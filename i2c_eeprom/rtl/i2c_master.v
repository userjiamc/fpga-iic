==> flow/design.v <==
module i2c_master(
    input               clk         ,
    input               rst_n       ,
    input               req         ,
    input       [3:0]   cmd         ,
    input       [7:0]   din         ,
    output      [7:0]   dout        ,
    output              done        ,
    output              i2c_scl     ,
    input               i2c_sda_i   ,
    output              i2c_sda_o   ,
    output              i2c_sda_oe     
    );
    localparam  IDLE  = 7'b000_0001,
                START = 7'b000_0010,
                WRITE = 7'b000_0100,
                RACK  = 7'b000_1000,
                READ  = 7'b001_0000,
                SACK  = 7'b010_0000,
                STOP  = 7'b100_0000;
    reg     [6:0]       state_c     ;
    reg     [6:0]       state_n     ;
    reg     [8:0]       cnt_scl     ; 
    wire                add_cnt_scl ;
    wire                end_cnt_scl ;
    reg     [3:0]       cnt_bit     ; 
    wire                add_cnt_bit ;
    wire                end_cnt_bit ;
    reg     [3:0]       bit_num     ;
    reg                 scl         ; 
    reg                 sda_out     ;
    reg                 sda_out_en  ;
    reg     [7:0]       rx_data     ;
    reg                 rx_ack      ;
    reg     [3:0]       command     ;
    reg     [7:0]       tx_data     ; 
    wire                idle2start  ; 
    wire                idle2write  ; 
    wire                idle2read   ; 
    wire                start2write ; 
    wire                start2read  ; 
    wire                write2rack  ; 
    wire                read2sack   ; 
    wire                rack2stop   ; 
    wire                sack2stop   ; 
    wire                rack2idle   ; 
    wire                sack2idle   ; 
    wire                stop2idle   ; 
    always @(posedge clk or negedge rst_n) begin 
        if (rst_n==0) begin
            state_c <= IDLE ;
        end
        else begin
            state_c <= state_n;
       end
    end
    always @(*) begin 
        case(state_c)  
            IDLE :begin
                if(idle2start)
                    state_n = START ;
                else if(idle2write)
                    state_n = WRITE ;
                else if(idle2read)
                    state_n = READ ;
                else 
                    state_n = state_c ;
            end
            START :begin
                if(start2write)
                    state_n = WRITE ;
                else if(start2read)
                    state_n = READ ;
                else 
                    state_n = state_c ;
            end
            WRITE :begin
                if(write2rack)
                    state_n = RACK ;
                else 
                    state_n = state_c ;
            end
            RACK :begin
                if(rack2stop)
                    state_n = STOP ;
                else if(rack2idle)
                    state_n = IDLE ;
                else 
                    state_n = state_c ;
            end
            READ :begin
                if(read2sack)
                    state_n = SACK ;
                else 
                    state_n = state_c ;
            end
            SACK :begin
                if(sack2stop)
                    state_n = STOP ;
                else if(sack2idle)
                    state_n = IDLE ;
                else 
                    state_n = state_c ;
            end
            STOP :begin
                if(stop2idle)
                    state_n = IDLE ;
                else 
                    state_n = state_c ;
            end
            default : state_n = IDLE ;
        endcase
    end
    assign idle2start  = state_c==IDLE  && (req && (cmd&4'b0001));
    assign idle2write  = state_c==IDLE  && (req && (cmd&4'b0010));
    assign idle2read   = state_c==IDLE  && (req && (cmd&4'b0100 ));
    assign start2write = state_c==START && (end_cnt_bit && (command&4'b0010));
    assign start2read  = state_c==START && (end_cnt_bit && (command&4'b0100 ));
    assign write2rack  = state_c==WRITE && (end_cnt_bit);
    assign read2sack   = state_c==READ  && (end_cnt_bit);
    assign rack2stop   = state_c==RACK  && (end_cnt_bit && ((command&4'b1000 ) || rx_ack));
    assign sack2stop   = state_c==SACK  && (end_cnt_bit && (command&4'b1000 ));
    assign rack2idle   = state_c==RACK  && (end_cnt_bit && ((command&4'b1000 ) == 0));
    assign sack2idle   = state_c==SACK  && (end_cnt_bit && (command&4'b1000 ) == 0);
    assign stop2idle   = state_c==STOP  && (end_cnt_bit);
    always @(posedge clk or negedge rst_n) begin 
        if (rst_n==0) begin
            cnt_scl <= 0; 
        end
        else if(add_cnt_scl) begin
            if(end_cnt_scl)
                cnt_scl <= 0; 
            else
                cnt_scl <= cnt_scl+1 ;
       end
    end
    assign add_cnt_scl = (state_c != IDLE);
    assign end_cnt_scl = add_cnt_scl && cnt_scl == (250)-1 ;
    always @(posedge clk or negedge rst_n) begin 
        if (rst_n==0) begin
            cnt_bit <= 0; 
        end
        else if(add_cnt_bit) begin
            if(end_cnt_bit)
                cnt_bit <= 0; 
            else
                cnt_bit <= cnt_bit+1 ;
       end
    end
    assign add_cnt_bit = (end_cnt_scl);
    assign end_cnt_bit = add_cnt_bit  && cnt_bit == (bit_num)-1 ;
    always  @(*)begin
        if(state_c == WRITE | state_c == READ) begin
            bit_num = 8;
        end
        else begin 
            bit_num = 1;
        end 
    end
    always  @(posedge clk or negedge rst_n)begin
        if(~rst_n)begin
            command <= 0;
        end
        else if(req)begin
            command <= cmd;
        end
    end
    always  @(posedge clk or negedge rst_n)begin
        if(~rst_n)begin
            tx_data <= 0;
        end
        else if(req)begin
            tx_data <= din;
        end
    end
    always  @(posedge clk or negedge rst_n)begin
        if(~rst_n)begin
            scl <= 1'b1;
        end
        else if(idle2start | idle2write | idle2read)begin 
            scl <= 1'b0;
        end
        else if(add_cnt_scl && cnt_scl == 125-1)begin 
            scl <= 1'b1;
        end 
        else if(end_cnt_scl && ~stop2idle)begin  
            scl <= 1'b0;
        end 
    end
    always  @(posedge clk or negedge rst_n)begin
        if(~rst_n)begin
            sda_out <= 1'b1;
        end
        else if(state_c == START)begin           
            if(cnt_scl == 65)begin        
                sda_out <= 1'b1;
            end
            else if(cnt_scl == 180)begin     
                sda_out <= 1'b0;                 
            end 
        end 
        else if(state_c == WRITE && cnt_scl == 65)begin   
            sda_out <= tx_data[7-cnt_bit];      
        end 
        else if(state_c == SACK && cnt_scl == 65)begin   
            sda_out <= (command&4'b1000)?1'b1:1'b0;
        end 
        else if(state_c == STOP)begin  
            if(cnt_scl == 65)begin        
                sda_out <= 1'b0;
            end
            else if(cnt_scl == 180)begin     
                sda_out <= 1'b1;                 
            end 
        end 
    end
    always  @(posedge clk or negedge rst_n)begin
        if(~rst_n)begin
            sda_out_en <= 1'b0;
        end
        else if(idle2start | idle2write | read2sack | rack2stop)begin
            sda_out_en <= 1'b1;
        end
        else if(idle2read | start2read | write2rack | stop2idle)begin 
            sda_out_en <= 1'b0;
        end 
    end
    always  @(posedge clk or negedge rst_n)begin
        if(~rst_n)begin
            rx_data <= 0;
        end
        else if(state_c == READ && cnt_scl == 180)begin
            rx_data[7-cnt_bit] <= i2c_sda_i;     
        end
    end
    always  @(posedge clk or negedge rst_n)begin
        if(~rst_n)begin
            rx_ack <= 1'b1;
        end
        else if(state_c == RACK && cnt_scl == 180)begin
            rx_ack <= i2c_sda_i;
        end
    end
    assign i2c_scl    = scl         ;
    assign i2c_sda_o  = sda_out     ;
    assign i2c_sda_oe = sda_out_en  ;
    assign dout = rx_data;
    assign done = rack2idle | sack2idle | stop2idle;
endmodule
# --- Reports on i2c_master ---
# What the tools print for i2c_master, step after step.
# Lines are those of the file above, counted from 1.
# Operators carry their Yosys type and port widths (W data, S select, Z words).
# Cell names lack the library's common part.
design:
  top_module: "i2c_master"
  clock: "clk"
  lib: "sky130hd"
  pvt_corner: "tt_025C_1v80"

# --- After elaboration ---
# Yosys after proc, flatten, opt, wreduce and memory -nomap, before mapping. Memory bits, and registers merged into a memory's read port (data or address), are not among the register bits. Print and check cells are not counted. Equal cells are merged and count once.
classes:
  addsub: 5
  eq_ne: 21
  n_shift: 3
  mux: 30
  n_logic: 14
  reduce_and_logical: 36
ops:
  columns: ["operator", "n"]
  rows:
  - ["$mux W7", 12]
  - ["$pmux W7 S7", 1]
  - ["$shift A1 B33 Y8", 1]
  - ["$shift A1 B33 Y8 const A", 1]
  - ["$neg A32 Y33", 1]
  - ["$logic_not A32 Y1", 1]
  - ["$eq A4 B32 Y1", 1]
  - ["$shiftx A8 B32 Y1", 1]
  - ["$logic_and A1 B4 Y1", 6]
  - ["$logic_and A1 B1 Y1", 22]
  - ["$eq A9 B7 Y1 const B", 2]
  - ["$eq A9 B8 Y1 const B", 2]
  - ["$mux W1", 14]
  - ["$ne A3 B3 Y1 const B", 4]
  - ["$or A1 B1 Y1", 10]
  - ["$add A9 B1 Y9 const B", 1]
  - ["$mux W9", 1]
  - ["$reduce_bool A4 Y1", 2]
  - ["$and A8 B8 Y8", 1]
  - ["$or A8 B8 Y8", 1]
  - ["$not A8 Y8", 1]
  - ["$mux W4", 2]
  - ["$eq A7 B1 Y1 const B", 1]
  - ["$ne A7 B1 Y1 const B", 1]
  - ["$eq A7 B2 Y1 const B", 1]
  - ["$eq A7 B3 Y1 const B", 1]
  - ["$eq A7 B4 Y1 const B", 1]
  - ["$eq A7 B5 Y1 const B", 1]
# Not listed: further kinds 13, cells in them 15.
bits:
  reg_bits: 44
  out_inout_bits: 12
  wordCells: 119

# --- Longest topological paths ---
# Depth = most cells in a row (Yosys ltp): at word level without a register or memory, in the mapped netlist without a sequential cell, where the memories' decode and read muxes count.
depth:
  ltp_word: 13
  ABC_AREA: 0
  ltp_mapped: 8
  depth_no_buf: 8

# --- Mapped cells and area ---
# The flow's flattened synthesis, as Yosys stat reports it; memories are mapped. The netlist is that of the ABC_AREA named above (0 if unset); the other value can give another one.
mapped:
  cell_count: 226
  synth_area_um2: 2473.6
  ffs: 43
types:
  columns: ["type", "n", "area_total_um2"]
  rows:
  - ["dfrtp_1", 39, 975.936]
  - ["mux2_2", 21, 236.477]
  - ["ha_1", 9, 112.608]
  - ["dfstp_2", 4, 105.101]
  - ["nand3_1", 14, 70.067]
  - ["mux4_1", 2, 52.55]
  - ["o21ai_0", 10, 50.048]
  - ["nor2_1", 12, 45.043]
  - ["buf_2", 7, 35.034]
  - ["xnor2_1", 4, 35.034]
  - ["nand4_1", 5, 31.28]
  - ["a21oi_1", 6, 30.029]
  - ["inv_1", 8, 30.029]
  - ["mux2_4", 2, 30.029]
  - ["nand2_1", 8, 30.029]
  - ["nor4b_2", 2, 30.029]
  - ["nand4b_1", 3, 26.275]
  - ["o221ai_1", 3, 26.275]
# Other cell types: 41; their cells: 67.

# --- Timing after synthesis ---
# OpenSTA on the mapped netlist: ideal clock, no wires. The path of least setup slack (recovery checks aside). Input and output delay are each 20% of the period. Register names are those of the netlist, which keeps one name where synthesis merged equal registers.
synth_timing:
  path_kind: "register to register"
  start: "register cnt_bit[1]"
  end: "register rx_data[4]"
  tclk_ps: 2440
  setup_ps: 125
  t_arrival_ps: 2129
  required_time_ps: 2315
  path_slack_ps: 186
  path_delay_ps: 2254
  stages: 8
  period_less_setup_slack_ps: 2254
# "path_delay_ps" is the arrival time less input delay plus setup time.
# "stages" counts driving pins, that of a launching flip-flop among them; a cell with two outputs on the path counts twice.
# "period_less_setup_slack_ps" is the clock period less the worst setup slack; recovery checks do not enter. This is arithmetic on one report: input and output delays are still those of the set period (20% each).
# Between the ends stands the longest chain of elaborated cells between them, by number of cells; it is not shown to be the way that was timed. Of several equally long chains one is given.
# A line is the first line of the expression or statement that the cell stems from. Yosys adds cells for indexed reads and writes and turns some case tables into memories.
# A register here has more assigning lines than the two given.
# Lines with a computed index may be missing from the assigning lines.
synth_via:
  path_cell_list: "dfrtp_1 -> ha_1 -> nand3_1 -> ha_1 -> nor4b_1 -> nand2_1 -> nor4b_2 -> mux2_2"
  elab_chain_cells: 6
synth_lines:
  columns: ["element", "line", "source"]
  rows:
  - ["start: declaration", 26, "reg     [3:0]       cnt_bit     ;"]
  - ["start: assignment", 141, "cnt_bit <= 0;"]
  - ["start: assignment", 147, "cnt_bit <= cnt_bit+1 ;"]
  - ["$sub A3 B4 Y5", 233, "rx_data[7-cnt_bit] <= i2c_sda_i;"]
  - ["$neg A32 Y33", 233, null]
  - ["$shift A1 B33 Y8", 233, null]
  - ["$not A8 Y8", 233, null]
  - ["$and A8 B8 Y8", 233, null]
  - ["$or A8 B8 Y8", 233, null]
  - ["end: assignment", 230, "rx_data <= 0;"]
  - ["end: declaration", 33, "reg     [7:0]       rx_data     ;"]

# --- Worst path after layout ---
# Path of least setup slack in the final report of record 1 (OpenROAD, finished layout, wires in). Where an end is a register, its clock arrival counts in the times.
# The path's times are printed in steps of 10 ps; the period is the one set.
layout_timing:
  path_kind: "register to output"
  start: "register cnt_scl[1]"
  end: "output done"
  tclk_ps: 3870
  t_arrival_ps: 2450
  required_time_ps: 3100
  path_slack_ps: 640
  stages: 8
# Between the ends stands the longest chain of elaborated cells between them, by number of cells; it is not shown to be the way that was timed. Of several equally long chains one is given.
# A register here has more assigning lines than the two given.
layout_via:
  path_cell_list: "dfrtp_1 -> inv_1 -> ha_1 -> nor3b_2 -> and4_1 -> nand3_4 -> nor2_1 -> clkdlybuf4s50_1"
  elab_chain_cells: 7
layout_lines:
  columns: ["element", "line", "source"]
  rows:
  - ["start: declaration", 23, "reg     [8:0]       cnt_scl     ;"]
  - ["start: assignment", 128, "cnt_scl <= 0;"]
  - ["start: assignment", 134, "cnt_scl <= cnt_scl+1 ;"]
  - ["$eq A9 B8 Y1", 138, "assign end_cnt_scl = add_cnt_scl && cnt_scl == (250)-1 ;"]
  - ["$logic_and A1 B1 Y1", 138, null]
  - ["$logic_and A1 B1 Y1", 151, "assign end_cnt_bit = add_cnt_bit  && cnt_bit == (bit_num)-1 ;"]
  - ["$logic_and A1 B1 Y1 x2", 123, "assign rack2idle   = state_c==RACK  && (end_cnt_bit && ((command&4'b1000 ) == 0));"]
  - ["$or A1 B1 Y1 x2", 248, "assign done = rack2idle | sack2idle | stop2idle;"]
  - ["end: declaration", 8, "output              done        ,"]

Subject: flow runs of i2c_master

Hi,

2 stored runs of i2c_master in the flow (synthesis by Yosys, layout by OpenROAD, sky130hd cells), in arbitrary order. Constraints: input delay and output delay 20% of the set period each, output load 0.01 pF.
"achieved_clock_period_ps": clock period set for the run, less the worst setup slack. It is reckoned from that one timing run; input and output delays stay at 20% of the period that was set.
"critical_path_time_ps" = time allowed to the worst setup path (clock period - input delay - output delay, where it has them) - its slack; a late launch clock adds to it, a late capture clock takes from it.
"design_power_mw" is the tool's figure for a default switching activity; nothing was simulated.
"critical_path_time_ps" is given in steps of 10 ps.

--- record 1 ---
==> flow/run.sh <==
#!/bin/bash
# the make line also repeats the synthesis and layout settings of config.mk as NAME=value (left out here)
make -C /OpenROAD-flow-scripts/flow DESIGN_CONFIG=/design/flow/config.mk WORK_HOME=/design/flow/orfs CLKGATE_MAP_FILE= finish
==> flow/config.mk <==
export PLATFORM = sky130hd
export DESIGN_NAME = i2c_master
export DESIGN_NICKNAME = i2c_master
export VERILOG_FILES = /design/flow/design.v
export SDC_FILE = /design/flow/constraint.sdc
export NUM_CORES = 4
export LEC_CHECK = 0
export CAP_MARGIN = 20
export CELL_PAD_IN_SITES_DETAIL_PLACEMENT = 1
export CORE_MARGIN = 2
export CORE_UTILIZATION = 18
export CTS_CLUSTER_SIZE = 38
export MIN_ROUTING_LAYER = met2
export PLACE_DENSITY_LB_ADDON = 0.26
export SLEW_MARGIN = 20
export TNS_END_PERCENT = 15
==> flow/constraint.sdc <==
create_clock -name core_clock -period 3.87 [get_ports {clk}]
set_input_delay 0.7740 -clock core_clock [delete_from_list [all_inputs] [get_ports {clk}]]
set_output_delay 0.7740 -clock core_clock [all_outputs]
set_load 0.01 [all_outputs]

==> results, as YAML <==
results:
  finish.stdcell_area_um2: 3061.7
  synthArea_um2: 2473.6
  finalUtil_pct: 22.9
  achieved_clock_period_ps: 3229
  critical_path_time_ps: 2450
  worstPathKind: "register to output"
  design_power_mw: 1.031
  dieArea_um2: 14695.5
  worstSetupSlack_ps: 641
  tns_setup_ps: 0

--- record 2 ---
==> flow/run.sh <==
#!/bin/bash
# the make line also repeats the synthesis and layout settings of config.mk as NAME=value (left out here)
make -C /OpenROAD-flow-scripts/flow DESIGN_CONFIG=/design/flow/config.mk WORK_HOME=/design/flow/orfs CLKGATE_MAP_FILE= finish
==> flow/config.mk <==
export PLATFORM = sky130hd
export DESIGN_NAME = i2c_master
export DESIGN_NICKNAME = i2c_master
export VERILOG_FILES = /design/flow/design.v
export SDC_FILE = /design/flow/constraint.sdc
export NUM_CORES = 4
export LEC_CHECK = 0
export ABC_AREA = 0
export CAP_MARGIN = 40
export CORE_MARGIN = 2
export CORE_UTILIZATION = 43
export GPL_TIMING_DRIVEN = 1
export SETUP_SLACK_MARGIN = -0.04
export SLEW_MARGIN = 20
export TNS_END_PERCENT = 65
==> flow/constraint.sdc <==
create_clock -name core_clock -period 4.02 [get_ports {clk}]
set_input_delay 0.8040 -clock core_clock [delete_from_list [all_inputs] [get_ports {clk}]]
set_output_delay 0.8040 -clock core_clock [all_outputs]
set_load 0.01 [all_outputs]

==> results, as YAML <==
results:
  design_power_mw: 0.7758
  synthArea_um2: 2473.6
  achieved_clock_period_ps: 3201
  dieArea_um2: 6375.2
  critical_path_time_ps: 2400
  worstPathKind: "register to output"
  worstSetupSlack_ps: 819
  finish.stdcell_area_um2: 2859.0
  tns_setup_ps: 0
  finalUtil_pct: 51.6

Regards
