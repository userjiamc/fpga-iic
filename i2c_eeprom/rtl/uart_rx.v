==> flow/design.v <==
module uart_rx (
    input               clk         ,
    input               rst_n       ,
    input       [1:0]   baud_sel    , 
    input               rx_din      ,
    output      [7:0]   rx_byte     ,
    output              rx_byte_vld 
);
    reg     [12:0]          cnt_baud    ; 
    wire                    add_cnt_baud;
    wire                    end_cnt_baud;
    reg                     flag        ;
    reg     [3:0]           cnt_bit     ; 
    wire                    add_cnt_bit ;
    wire                    end_cnt_bit ;
    reg     [12:0]          baud        ;
    reg     [1:0]           din_r       ; 
    wire                    n_edge      ; 
    reg     [9:0]           rx_data     ;
    always @(posedge clk or negedge rst_n)begin 
        if(!rst_n)begin
            cnt_baud <= 0;
        end 
        else if(add_cnt_baud)begin 
            if(end_cnt_baud)begin 
                cnt_baud <= 0;
            end
            else begin 
                cnt_baud <= cnt_baud + 1;
            end 
        end
    end 
    assign add_cnt_baud = flag;
    assign end_cnt_baud = add_cnt_baud && cnt_baud == baud-1;
    always @(posedge clk or negedge rst_n)begin 
        if(!rst_n)begin
            cnt_bit <= 0;
        end 
        else if(add_cnt_bit)begin 
            if(end_cnt_bit)begin 
                cnt_bit <= 0;
            end
            else begin 
                cnt_bit <= cnt_bit + 1;
            end 
        end
    end 
    assign add_cnt_bit = end_cnt_baud;
    assign end_cnt_bit = add_cnt_bit && (cnt_bit == 10-1 || rx_data[0] == 1'b1); 
    always @(posedge clk or negedge rst_n)begin 
        if(!rst_n)begin
            flag <= 0;
        end 
        else if(flag == 1'b0 && n_edge)begin 
flag <= 1'b1;
        end             
        else if(flag && end_cnt_bit)begin 
            flag <= 1'b0;
        end 
    end
    always @(*)begin 
        case (baud_sel)
            0:baud = 5208  ;
            1:baud = 2604 ;
            2:baud = 1302 ;
            3:baud = 434; 
            default:baud = 5208  ;
        endcase
    end
    always @(posedge clk or negedge rst_n)begin 
        if(!rst_n)begin
            din_r <= 0;
        end 
        else begin 
            din_r <= {din_r[0],rx_din};
        end 
    end
    assign n_edge = ~din_r[0] & din_r[1];
    always @(posedge clk or negedge rst_n)begin 
        if(!rst_n)begin
            rx_data <= 0;
        end 
        else if(add_cnt_baud && cnt_baud == (baud>>1))begin 
            rx_data[cnt_bit] <= rx_din;
        end 
    end
    assign rx_byte = rx_data[8:1];
    assign rx_byte_vld = end_cnt_bit;
endmodule   
Step by step through the tools: uart_rx:

Tool output for the design above, in the order of the flow.
Lines are those of the file above, counted from 1.
Not given: -

* top: uart_rx
* clock port: clk
* library: sky130hd
* library corner: tt_025C_1v80

Elaborated design:

Source: Yosys, flattened and elaborated, memories not mapped. Widths are those after wreduce. Registers that Yosys merges into a memory's read port (data or address) are not register bits. Print and check cells do not count. Equal cells are merged and count once.

* add/sub/neg operators: 4
* equal/unequal tests: 6
* shift operators: 2
* muxes and demuxes: 5
* bitwise operators: 6
* reduce/logical cells: 8

Operators with widths (count)
* 13-bit parallel mux with 4-bit select: 1
* 13-bit by 32-bit equality test with 1-bit output: 1
* 13-bit by 1-bit subtractor with 14-bit output with constant B: 1
* 13-bit by 1-bit adder with 13-bit output with constant B: 1
* 13-bit by 12-bit equality test with 1-bit output: 1
* 13-bit 2-to-1 mux: 1
* 1-bit by 5-bit variable shift with 10-bit output: 1
* 1-bit by 5-bit variable shift with 10-bit output with constant A: 1
* 10-bit AND: 1
* 10-bit bitwise OR: 1
* 10-bit NOT: 1
* 1-bit logical AND: 5
* 4-bit negation with 5-bit output: 1
* 2-bit equality test with constant B: 2
* 4-bit by 1-bit adder with 4-bit output with constant B: 1
* 4-bit equality test with constant B: 1
* 4-bit 2-to-1 mux: 1
* 1-bit NOT: 2
* 2-bit by 1-bit equality test with 1-bit output with constant B: 1
* 2-bit zero test: 1
* 2-bit nonzero test: 1
* 1-bit 2-to-1 mux: 2
* 1-bit AND: 1
* 1-bit logical OR: 1

* register bits: 30
* bits of input ports: 5
* output and inout bits: 9
* elaborated cells: 36

Logic depth:

Yosys ltp: most cells in a row. Word level: on the elaborated netlist, between registers, memories and ports. Mapped: between sequential cells and ports; inverters and the memories' decode and read muxes count.

* depth after elaboration: 9
* ABC_AREA: 0
* mapped depth: 9
* mapped depth without buffers: 7

Mapped cells and area:

Yosys stat after the flow's synthesis: flattened, memories mapped to cells. It holds for the ABC_AREA given above (unset counts as 0); a run with the other value may have another netlist.
Totals and module areas in this step are rounded.

* cells in the netlist: 209
* synthesis area: 1980 µm²
* sequential area: 726 µm²
* flip-flops: 29
* buffers: 15

Cells by type
* sky130_fd_sc_hd__dfrtp_1: count 29, total area 725.696 µm²
* sky130_fd_sc_hd__ha_1: count 13, total area 162.656 µm²
* sky130_fd_sc_hd__xor2_1: count 16, total area 140.134 µm²
* sky130_fd_sc_hd__buf_4: count 11, total area 82.579 µm²
* sky130_fd_sc_hd__nor2_1: count 16, total area 60.058 µm²
* sky130_fd_sc_hd__nand4_1: count 9, total area 56.304 µm²
* sky130_fd_sc_hd__xnor2_1: count 6, total area 52.55 µm²
* sky130_fd_sc_hd__nand3_1: count 10, total area 50.048 µm²
* sky130_fd_sc_hd__inv_1: count 12, total area 45.043 µm²
* sky130_fd_sc_hd__nand2_1: count 12, total area 45.043 µm²
* sky130_fd_sc_hd__mux2i_1: count 4, total area 40.038 µm²
* sky130_fd_sc_hd__or3_1: count 6, total area 37.536 µm²
* sky130_fd_sc_hd__nor3_1: count 7, total area 35.034 µm²
* sky130_fd_sc_hd__o21ai_0: count 7, total area 35.034 µm²
* sky130_fd_sc_hd__mux2_2: count 3, total area 33.782 µm²
* sky130_fd_sc_hd__o41ai_1: count 3, total area 26.275 µm²
* sky130_fd_sc_hd__nand2b_1: count 4, total area 25.024 µm²
* sky130_fd_sc_hd__buf_6: count 2, total area 22.522 µm²

Other cell types: 30; their cells: 39.

Worst setup path after synthesis:

Path of least setup slack by OpenSTA after synthesis, without wires, with an ideal clock, recovery checks aside; 20% of the period is set as input and as output delay. Where synthesis merged equal registers, the netlist keeps one of their names.

* path type: input to output
* from: in baud_sel[0]
* to: out rx_byte_vld
* period: 3.27 ns
* external input delay: 0.654 ns
* output delay: 0.654 ns
* time at the first pin: 0.654 ns
* arrival: 2.193 ns
* data required time: 2.616 ns
* setup slack: 0.423 ns
* path delay: 1.539 ns
* driving pins on the path: 6
* buffers on the path: 0
* synthesis period reached: 2.847 ns

"path delay" is the arrival time less input delay plus setup time.
At an output port there is no setup time.
"driving pins on the path": output pins that drive a net of the path, with the launching flip-flop's if there is one; two outputs of one cell count as two.
"synthesis period reached" is the clock period less the worst setup slack; recovery checks do not enter. This is arithmetic on one report: input and output delays are still those of the set period (20% each).
The rows between start and end are the longest chain of elaborated cells between them; the timing report does not say that the signal goes this way. Where chains are equally long, one stands for them.
A line is the first line of the expression or statement that the cell stems from. Yosys adds cells for indexed reads and writes and turns some case tables into memories.

* path through: sky130_fd_sc_hd__inv_1 sky130_fd_sc_hd__ha_1 sky130_fd_sc_hd__or3_1 sky130_fd_sc_hd__a222oi_1 sky130_fd_sc_hd__nand4_1 sky130_fd_sc_hd__nor3_1
* cells in the longest elaborated chain: 6
* elaborated cells between the ends (all ways): 9
* source lines of those cells: 3
* classes of those cells: 1 x add/sub; 4 x eq/ne; 1 x mux; 3 x reduce/logical

RTL lines, path post-synthesis
* start: declaration: line 4 `input       [1:0]   baud_sel    ,`
* 2-bit equality test: line 62 `case (baud_sel)`
* 13-bit parallel mux with 4-bit select: line 62
* 13-bit by 1-bit subtractor with 14-bit output: line 34 `assign end_cnt_baud = add_cnt_baud && cnt_baud == baud-1;`
* 13-bit by 32-bit equality test with 1-bit output: line 34
* 1-bit logical AND: line 34
* 1-bit logical AND: line 49 `assign end_cnt_bit = add_cnt_bit && (cnt_bit == 10-1 || rx_data[0] == 1'b1);`
* end: declaration: line 7 `output              rx_byte_vld`

Path in the finished layout:

Path of least setup slack in the final report of run 1 (OpenROAD, finished layout, wires in). Where an end is a register, its clock arrival counts in the times.

* path type: input to output
* from: in baud_sel[1]
* to: out rx_byte_vld
* period: 3.15 ns
* external input delay: 0.63 ns
* output delay: 0.63 ns
* time at the first pin: 0.63 ns
* arrival: 2.17 ns
* data required time: 2.52 ns
* setup slack: 0.35 ns
* driving pins on the path: 8
* buffers on the path: 3

The rows between start and end are the longest chain of elaborated cells between them; the timing report does not say that the signal goes this way. Where chains are equally long, one stands for them.

* path through: sky130_fd_sc_hd__buf_6 sky130_fd_sc_hd__buf_6 sky130_fd_sc_hd__ha_4 sky130_fd_sc_hd__or3_1 sky130_fd_sc_hd__a222oi_1 sky130_fd_sc_hd__nand4_1 sky130_fd_sc_hd__nor3_2 sky130_fd_sc_hd__buf_2
* cells in the longest elaborated chain: 6
* elaborated cells between the ends (all ways): 9
* source lines of those cells: 3
* classes of those cells: 1 x add/sub; 4 x eq/ne; 1 x mux; 3 x reduce/logical

RTL lines, path after layout
* start: declaration: line 4 `input       [1:0]   baud_sel    ,`
* 2-bit equality test: line 62 `case (baud_sel)`
* 13-bit parallel mux with 4-bit select: line 62
* 13-bit by 1-bit subtractor with 14-bit output: line 34 `assign end_cnt_baud = add_cnt_baud && cnt_baud == baud-1;`
* 13-bit by 32-bit equality test with 1-bit output: line 34
* 1-bit logical AND: line 34
* 1-bit logical AND: line 49 `assign end_cnt_bit = add_cnt_bit && (cnt_bit == 10-1 || rx_data[0] == 1'b1);`
* end: declaration: line 7 `output              rx_byte_vld`

Hand-over note for uart_rx

Measured results for uart_rx: 2 stored runs of the Yosys and OpenROAD flow on sky130hd. The settings differ; the order carries no meaning. The constraints put input and output delay at 20% of the set period each and load the outputs with 0.01 pF.
"period reached": clock period set for the run, less the worst setup slack. It is reckoned from that one timing run; input and output delays stay at 20% of the period that was set.
"time of the worst setup path" is the time allowed to the run's worst setup path (the clock period less input and output delay, where it has them) less its slack. Clock arrival times count: a late capture clock shortens it, a late launch clock lengthens it.
Results are given in rounded form.

### Run 1

Settings: `period_ns=3.15`, `CORE_UTILIZATION=66`, `SETUP_SLACK_MARGIN=0.63`, `PLACE_DENSITY_LB_ADDON=0.16`, `CORE_MARGIN=6`, `TNS_END_PERCENT=95`, `GPL_TIMING_DRIVEN=1`, `CAP_MARGIN=20`, `SLEW_MARGIN=20`

- Total negative slack on setup checks: 0.000 ns
- Worst hold slack: 0.402 ns
- Time of the worst setup path: 1.54 ns
- Class of the worst setup path: input to output
- Overall die area: 4470 µm²
- Chip area in the Yosys report: 1980 µm²
- Setup slack of the critical path: 0.350 ns
- Standard-cell area after layout: 2470 µm²
- Period reached: 2.800 ns

### Run 2

Settings: `period_ns=1.52`, `CORE_UTILIZATION=68`, `SETUP_SLACK_MARGIN=0.2`, `TNS_END_PERCENT=75`, `GPL_ROUTABILITY_DRIVEN=0`, `CTS_CLUSTER_SIZE=42`, `CTS_CLUSTER_DIAMETER=313`, `MIN_ROUTING_LAYER=met2`, `CAP_MARGIN=20`, `CORE_MARGIN=2`, `SLEW_MARGIN=20`

No results, clock tree synthesis failed with DPL-0038.

End of note.
